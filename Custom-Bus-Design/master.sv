==> flow/design.v <==
`timescale 1ns/1ps
module custom_bus_master(
	input				clk,
	input				rst,
	input				wr_start,
	input				rd_start,
	input		[7:0]	wr_data,
	output	reg	[7:0]	rd_data,
	output	reg			m_req,
	output	reg			m_r0_w1,	 
	output	reg	[7:0]	m_wr_data,
	input		[7:0]	m_rd_data,
	output	reg			m_done,
	input				s_ack,
	input				s_data_ack
	);
	reg [7:0] data;
	enum reg [3:0] {IDLE, M_WR_REQ, S_WR_ACK, M_DATA, S_DATA_ACK, M_WR_ACK, M_RD_REQ, S_RD_RESP, M_RD_ACK} m_current_state, m_next_state;
	always @(posedge clk or posedge rst) begin
		if(rst)
			m_current_state <= IDLE;
		else
			m_current_state <= m_next_state;
	end
	always @(*) begin
		case(m_current_state)
			IDLE	    :	begin
					    		casez ({wr_start, rd_start}) 
									2'b?1	: m_next_state = M_RD_REQ;
									2'b10	: m_next_state = M_WR_REQ;
									default	: m_next_state = IDLE;
					    		endcase
							end
			M_WR_REQ    :	m_next_state = S_WR_ACK;
			S_WR_ACK   :	m_next_state = s_ack ? M_DATA : S_WR_ACK;
			M_DATA      :   m_next_state = S_DATA_ACK;
			S_DATA_ACK    :	m_next_state = s_data_ack ? M_WR_ACK : S_DATA_ACK;
			M_WR_ACK    :	m_next_state = IDLE;
			M_RD_REQ    :	m_next_state = S_RD_RESP;
			S_RD_RESP   :	m_next_state = s_ack ? M_RD_ACK : S_RD_RESP;
			M_RD_ACK    :	m_next_state = IDLE;
			default	    :	m_next_state = IDLE;
		endcase
	end
	always @(posedge clk or posedge rst) begin
		if(rst)
			data <= 8'd0;
		else
			data <= wr_start ? wr_data : data;
	end
	always @(posedge clk or posedge rst) begin
	    if(rst)
			rd_data <= 8'd0;
	    else if(m_current_state == S_RD_RESP && s_ack == 1'b1)
			rd_data <= m_rd_data;
	end
	always @(*) begin
		case(m_current_state)
			M_WR_REQ	:   begin
					   			m_req 		= 1'b1;
				       			m_wr_data 	= 8'd0;
				       			m_done 		= 1'b0;
					   			m_r0_w1 	= 1'b1;
				       		 end
			M_DATA        : begin
					   			m_req 		= 1'b0;
				       			m_wr_data 	= data;
				       			m_done 		= 1'b0;
					   			m_r0_w1 	= 1'b0;
				       		 end
			M_WR_ACK, M_RD_ACK    :	begin
					   					m_req 		= 1'b0;
				       					m_wr_data 	= 8'd0;
				       					m_done 		= 1'b1;
					   					m_r0_w1 	= 1'b0;
				        			end
			M_RD_REQ    :	begin
					   			m_req 		= 1'b1;
				       			m_wr_data 	= 8'd0;
				       			m_done 		= 1'b0;
					   			m_r0_w1 	= 1'b0;
							end
			default	    :   begin
					   			m_req 		= 1'b0;
				       			m_wr_data 	= 8'd0;
				       			m_done 		= 1'b0;
					   			m_r0_w1 	= 1'b0;
				        	end
		endcase
	end
endmodule
# From RTL to reports: custom_bus_master
# Tool output for the design above, in the order of the flow.
# Line numbers count from 1 in the design file above.
# Operators: Yosys type, input widths -> output width; for muxes data width and select width s.
# Not given: --
# inputs
top	custom_bus_master
clk_port	clk
lib	sky130hd
lib_corner	tt_025C_1v80

# Word level
# Source: Yosys, flattened and elaborated, memories not mapped. Widths are those after wreduce; folded enables and synchronous resets count as part of the registers. Registers that Yosys merges into a memory's read port (data or address) are not register bits. Print and check cells do not count. Equal cells are merged and count once.
# bits
wordCells	25
reg_bits	20
input_bits	22
# classes
muxes	9
eq_ne	9
reduce_and_logical	4
# ops
op	n
$pmux 4 s7	1
$eq 4x3->1 const B	4
$eq 4x2->1 const B	2
$mux 8	1
$pmux 3 s2	1
$mux 1	5
$reduce_or 2->1	2
$eq 4x1->1 const B	1
$eq 4x4->1 const B	1
$logic_not 4->1	1
$mux 4	1
$eq 2x2->1 const B	1
$logic_and 1x1->1	1

# Longest topological paths
# Longest topological path by Yosys (ltp), each cell counted once; first at word level (registers and memories cut), then after technology mapping (sequential cells cut; the memories' decode and read muxes count).
# depth
word_depth	3
ABC_AREA	0
ltp_mapped	3

# Synthesis result
# Yosys stat after the flow's synthesis: flattened, memories mapped to cells. It holds for the ABC_AREA given above (unset counts as 0); a run with the other value may have another netlist.
# types
cell_type	n	area_total_um2
sky130_fd_sc_hd__dfrtp_1	24	600.576
sky130_fd_sc_hd__mux2_2	16	180.173
sky130_fd_sc_hd__and2_1	10	62.56
sky130_fd_sc_hd__dfstp_2	1	26.275
sky130_fd_sc_hd__a21o_1	3	22.522
sky130_fd_sc_hd__inv_1	4	15.014
sky130_fd_sc_hd__or2_2	2	12.512
sky130_fd_sc_hd__nand2_4	1	11.261
sky130_fd_sc_hd__and3b_1	1	8.758
sky130_fd_sc_hd__and2_2	1	7.507
sky130_fd_sc_hd__nor3b_1	1	7.507
sky130_fd_sc_hd__or2_1	1	6.256
sky130_fd_sc_hd__buf_2	1	5.005
# synth_totals
n_buf	1
seqArea_um2	626.9
synth_area_um2	965.9
ff_cells	25
cell_count	66

# Worst setup path after synthesis
# OpenSTA on the mapped netlist: ideal clock, no wires. The path of least setup slack (recovery checks aside). Input and output delay are each 20% of the period. Register names are those of the netlist, which keeps one name where synthesis merged equal registers.
# synth_path
path_kind	reg2reg
startpoint	register m_current_state
endpoint	register m_current_state
arrival_time_ns	0.877
stages	3
slack_ns	0.024
t_first_pin_ns	0.000
period_ns	0.983
delay_ns	0.959
t_required_ns	0.901
period_less_setup_slack_ns	0.959
# "delay_ns" = arrival - input delay + setup time.
# "stages": output pins that drive a net of the path, with the launching flip-flop's if there is one; two outputs of one cell count as two.
# "period_less_setup_slack_ns" is the clock period less the worst setup slack; recovery checks do not enter. This is arithmetic on one report: input and output delays are still those of the set period (20% each).
# Where an end lacks its bit number, it is one bit of the signal, or one of the new flip-flops if synthesis recoded a state register.
# synth_between
cell_sequence	sky130_fd_sc_hd__dfrtp_1 > sky130_fd_sc_hd__or2_2 > sky130_fd_sc_hd__or2_1
# synth_lines
element	line	source
from (decl)	18	enum reg [3:0] {IDLE, M_WR_REQ, S_WR_ACK, M_DATA, S_DATA_ACK, M_WR_ACK, M_RD_REQ, S_RD_RESP, M_RD_ACK} m_curre ...
from (assign)	21	m_current_state <= IDLE;
from (assign)	23	m_current_state <= m_next_state;
to (assign)	21
to (assign)	23
to (decl)	18
# No chain of elaborated cells between the ends is given.

# Worst path after layout
# From the final timing report of job 1: the path of least setup slack in the routed layout; clock arrival at registers is part of the times.
# layout_path
path_kind	reg2out
startpoint	register m_current_state
endpoint	output m_wr_data[6]
t_first_pin_ns	0.31
out_delay_ns	0.23
period_ns	1.15
slack_ns	-0.21
arrival_time_ns	1.13
t_required_ns	0.92
stages	4
# Where an end lacks its bit number, it is one bit of the signal, or one of the new flip-flops if synthesis recoded a state register.
# The rows between start and end are the longest chain of elaborated cells between them; the timing report does not say that the signal goes this way. Where chains are equally long, one stands for them.
# A line is the first line of the expression or statement that the cell stems from. Yosys adds cells for indexed reads and writes and turns some case tables into memories.
# layout_between
cell_sequence	sky130_fd_sc_hd__dfrtp_2 > sky130_fd_sc_hd__buf_6 > sky130_fd_sc_hd__and2_4 > sky130_fd_sc_hd__buf_6
elab_chain_len	2
# layout_lines
element	line	source
from (decl)	18	enum reg [3:0] {IDLE, M_WR_REQ, S_WR_ACK, M_DATA, S_DATA_ACK, M_WR_ACK, M_RD_REQ, S_RD_RESP, M_RD_ACK} m_curre ...
from (assign)	21	m_current_state <= IDLE;
from (assign)	23	m_current_state <= m_next_state;
$eq 4x2->1	58	case(m_current_state)
$mux 8	58
to (decl)	11	output reg [7:0] m_wr_data,

# custom_bus_master through Yosys and OpenROAD on sky130hd: 2 stored runs, unordered, with their settings and measured results. The constraints put input and output delay at 20% of the set period each and load the outputs with 0.01 pF.
# "timing.worst_path_ns" is the time allowed to the run's worst setup path (the clock period less input and output delay, where it has them) less its slack. Clock arrival times count: a late capture clock shortens it, a late launch clock lengthens it.
# Among the settings, - means not set for that run.
# Among the results, - means that no value is shown for the run.
name,job 1,job 2
period_ns,1.15,0.885
SETUP_SLACK_MARGIN,0.07,-
CAP_MARGIN,20,20
CORE_MARGIN,2,7
CORE_UTILIZATION,40,55
SLEW_MARGIN,20,40
PLACE_DENSITY,-,0.95
GPL_ROUTABILITY_DRIVEN,-,0
CTS_CLUSTER_SIZE,-,61
MIN_ROUTING_LAYER,-,met2
util_pct,68.0,-
timing.worst_path_ns,1.13,-
timing.worst_path_kind,reg2out,-
synthArea_um2,965.9,-
ws_setup_ns,-0.209,-
die_footprint_um2,2823.9,-
# Job 2: unfinished; error DPL-0038 in clock tree synthesis
