==> flow/design.v <==
`timescale 1ns/1ps
module custom_bus_slave(
	input				clk,
	input				rst,
	input				m_req,
	input				m_r0_w1,
	input		[7:0]	m_wr_data,
	output	reg	[7:0]	m_rd_data,
	input				m_done,
	output	reg			s_ack,
	output	reg			s_data_ack
	);
	reg [7:0] data;
	enum reg [2:0] {M_REQ, S_WR_ACK, S_DATA, S_DATA_ACK, M_WR_ACK, S_RD_RESP, M_RD_ACK} s_current_state, s_next_state;
	always @(posedge clk or posedge rst) begin
		if(rst)
			s_current_state <= M_REQ;
		else
			s_current_state <= s_next_state;
	end
	always @(*) begin
		case(s_current_state)
			M_REQ		:	begin
								if(m_req && ~m_r0_w1)
									s_next_state = S_RD_RESP;
								else if(m_req && m_r0_w1)
									s_next_state = S_WR_ACK;
								else
									s_next_state = M_REQ;
							end
			S_WR_ACK	:	s_next_state = S_DATA;
			S_DATA   	:	s_next_state = S_DATA_ACK;
			S_DATA_ACK	:	s_next_state = M_WR_ACK;
			M_WR_ACK	:	s_next_state = m_done ? M_REQ : M_WR_ACK;
			S_RD_RESP	:	s_next_state = M_RD_ACK;
			M_RD_ACK	:	s_next_state = m_done ? M_REQ : M_RD_ACK;
			default		:	s_next_state = M_REQ;
		endcase
	end
	always @(*) begin
		case(s_current_state)
			S_WR_ACK	: 	begin
								s_ack 		= 1'b1;
								s_data_ack		= 1'b0;
								m_rd_data 	= 8'd0;
							end
			S_DATA_ACK	: 	begin
								s_ack		= 1'b0;
								s_data_ack		= 1'b1;
								m_rd_data 	= 8'd0;
							end
			S_RD_RESP	: 	begin
								s_ack 		= 1'b1;
								s_data_ack		= 1'b0;
								m_rd_data 	= data;
							end
			default		: 	begin
								s_ack		= 1'b0;
								s_data_ack		= 1'b0;
								m_rd_data 	= 8'd0;
							end
		endcase
	end
	always @(posedge clk or posedge rst) begin
		if(rst)
			data <= 8'd0;
		else
			data <= (s_current_state == S_DATA) ? m_wr_data : data;
	end
endmodule
-- Reports on custom_bus_slave
What the tools print for custom_bus_slave, step after step.
Lines are those of the file above, counted from 1.
Library cell names are shortened.
The mark n/a stands for no value.
- top module: custom_bus_slave
- clock input: clk
- cell library: sky130hd
- timing corner: tt_025C_1v80

-- Word level
Source: Yosys, flattened and elaborated, memories not mapped. Widths are those after wreduce; folded enables and synchronous resets count as part of the registers. Registers that Yosys merges into a memory's read port (data or address) are not register bits. Print and check cells do not count. Equal cells are merged and count once.
- register bits: 11
- bits of input ports at 13
- elaborated cells: 21
- equal/unequal tests: 6
- noted reduce/logical cells: 4
- bitwise logic cells at 1
- noted multiplexer cells: 8
- operators by type and width (kind ; number):
    3-bit case mux with 7-bit select ; 1
    3-bit equality test (second input constant) ; 3
    3-bit 2-to-1 mux ; 3
    8-bit 2-to-1 mux ; 1
    3-bit by 2-bit equality test with 1-bit output (second input constant) ; 2
    3-bit by 1-bit equality test with 1-bit output (second input constant) ; 1
    3-bit logical NOT ; 1
    1-bit 2-to-1 mux ; 3
    1-bit logical AND ; 2
    2-bit OR reduction ; 1
    1-bit inverter ; 1

-- Longest topological paths
Longest topological path by Yosys (ltp), each cell counted once; first at word level (registers and memories cut), then after technology mapping (sequential cells cut; the memories' decode and read muxes count).
- depth in word-level cells: 4
- ABC_AREA: 0
- depth in mapped cells at 2
- mapped depth without buffers at 2

-- Synthesis result
Source: synth_stat.txt of the flow (Yosys; design flattened, memories mapped). It holds for the ABC_AREA given above (unset counts as 0); a run with the other value may have another netlist.
The area totals of this step are shown rounded.
- cells by type (cell type ; number ; total area (um^2)):
    dfrtp_1 ; 14 ; 350.336
    mux2_4 ; 8 ; 120.115
    and2_1 ; 8 ; 50.048
    dfstp_2 ; 1 ; 26.275
    a21o_1 ; 2 ; 15.014
    buf_6 ; 1 ; 11.261
    inv_1 ; 3 ; 11.261
    o21ai_0 ; 2 ; 10.01
    and3_1 ; 1 ; 6.256
    or2_2 ; 1 ; 6.256
    nand2_1 ; 1 ; 3.754
    nor2_1 ; 1 ; 3.754
- chip area (Yosys): 0.000614 mm^2
- flip-flop cells: 15
- buffer cells: 1
- noted mapped cells: 43

-- Timing after synthesis
Path of least setup slack by OpenSTA after synthesis, without wires, with an ideal clock, recovery checks aside; 20% of the period is set as input and as output delay. Where synthesis merged equal registers, the netlist keeps one of their names.
- path kind: flip-flop to output port
- start point: register s_current_state
- end point: output s_ack
- slack: 35 ps
- noted clock period: 962 ps
- noted buffers on the path: 0
- driving pins on the path: 2
- noted time at the first pin: 0 ps
- required time at 770 ps
- arrival time at 735 ps
- path delay at 735 ps
- noted synthesis period reached: 927 ps
"path delay" is the arrival time less input delay plus setup time.
At an output port there is no setup time.
"driving pins on the path" counts driving pins, that of a launching flip-flop among them; a cell with two outputs on the path counts twice.
"synthesis period reached" is the clock period less the worst setup slack; recovery checks do not enter. This is arithmetic on one report: input and output delays are still those of the set period (20% each).
An end named without its bit number is one bit of that signal or, where synthesis recoded a state register, one of its new flip-flops.
The rows between start and end are the longest chain of elaborated cells between them; the timing report does not say that the signal goes this way. Where chains are equally long, one stands for them.
Each line given opens the expression or statement behind the cell; cells for indexed reads and writes are added by Yosys, which also makes memories of some case tables.
- path through: dfrtp_1 -> or2_2
- length of the longest elaborated chain at 3
- elaborated cells on any way between the ends: 4
- classes of those cells: 2 x eq/ne; 1 x mux; 1 x reduce/logical
- RTL lines, path post-synthesis (element ; line ; text):
    start: declaration ; 14 ; enum reg [2:0] {M_REQ, S_WR_ACK, S_DATA, S_DATA_ACK, M_WR_ACK, S_RD_RESP, M_RD_ACK} s_current_state, s_next_st ...
    start: assignment ; 17 ; s_current_state <= M_REQ;
    start: assignment ; 19 ; s_current_state <= s_next_state;
    3-bit equality test ; 41 ; case(s_current_state)
    2-bit OR reduction ; n/a ;
    1-bit 2-to-1 mux ; 41 ;
    end: declaration ; 10 ; output reg s_ack,

-- Path in the finished layout
Path of least setup slack in the final report of stored run 2 (OpenROAD, finished layout, wires in). Where an end is a register, its clock arrival counts in the times.
The report prints the path's times to 10 ps; the period is as set.
- path kind: flip-flop to output port
- start point: register s_current_state
- end point: output s_ack
- driving pins on the path: 4
- arrival time at 1170 ps
- noted buffers on the path: 2
- required time at 540 ps
- slack: -630 ps
- noted clock period: 681 ps
- noted time at the first pin: 280 ps
An end named without its bit number is one bit of that signal or, where synthesis recoded a state register, one of its new flip-flops.
The rows between start and end are the longest chain of elaborated cells between them; the timing report does not say that the signal goes this way. Where chains are equally long, one stands for them.
- path through: dfrtp_2 -> buf_6 -> or2_4 -> buf_6
- length of the longest elaborated chain at 3
- elaborated cells on any way between the ends: 4
- classes of those cells: 2 x eq/ne; 1 x mux; 1 x reduce/logical
- RTL lines, path after layout (element ; line ; text):
    start: declaration ; 14 ; enum reg [2:0] {M_REQ, S_WR_ACK, S_DATA, S_DATA_ACK, M_WR_ACK, S_RD_RESP, M_RD_ACK} s_current_state, s_next_st ...
    start: assignment ; 17 ; s_current_state <= M_REQ;
    start: assignment ; 19 ; s_current_state <= s_next_state;
    3-bit equality test ; 41 ; case(s_current_state)
    2-bit OR reduction ; n/a ;
    1-bit 2-to-1 mux ; 41 ;
    end: declaration ; 10 ; output reg s_ack,

Top module custom_bus_slave; platform sky130hd; tools Yosys and OpenROAD; 2 stored runs in no particular order. Input and output delays are each 20% of the period that was set; the output load is 0.01 pF.
"reached clock period" means the clock period less the worst setup slack. The figure is calculated, with input and output delays left at 20% of the set period.
By "worst path time" is meant the share of the clock period that the worst setup path is allowed (20% is reserved at inputs, 20% at outputs), minus its slack. Clock arrival times at its registers enter into it.
By "total power of the final layout" is meant OpenSTA's value without simulated activity: inputs other than the clock are taken to toggle once in ten clock periods, and the tool carries that through the logic.
"worst path time" is known to 10 ps.
The results are shown rounded.

Stored run 1
Settings were period_ns = 0.69; CORE_UTILIZATION = 64; SETUP_SLACK_MARGIN = -0.05; HOLD_SLACK_MARGIN = 0.03; ABC_AREA = 0; MIN_ROUTING_LAYER = met2; CAP_MARGIN = 20; CORE_MARGIN = 2; SLEW_MARGIN = 20
- no results, placement failed with DPL-0033

Stored run 2
Settings were period_ns = 0.681; CORE_UTILIZATION = 24; SETUP_SLACK_MARGIN = 0.15; PLACE_DENSITY_LB_ADDON = 0.21; CORE_ASPECT_RATIO = 1.45; CELL_PAD_IN_SITES_GLOBAL_PLACEMENT = 2; GPL_TIMING_DRIVEN = 1; MAX_ROUTING_LAYER = met5; CAP_MARGIN = 20; CORE_MARGIN = 2; SLEW_MARGIN = 20
- worst path time: 1170 ps
- critical path kind: flip-flop to output port
- utilization of the finished layout at 40.8 %
- total negative slack: -7950 ps
- die area: 0.00299 mm^2
- reached clock period at 1310 ps
- noted the worst setup slack after layout: -629 ps
- noted the standard-cell area after routing: 0.00101 mm^2
- netlist area reported by Yosys at 0.000614 mm^2
- total power of the final layout: 0.00258 W
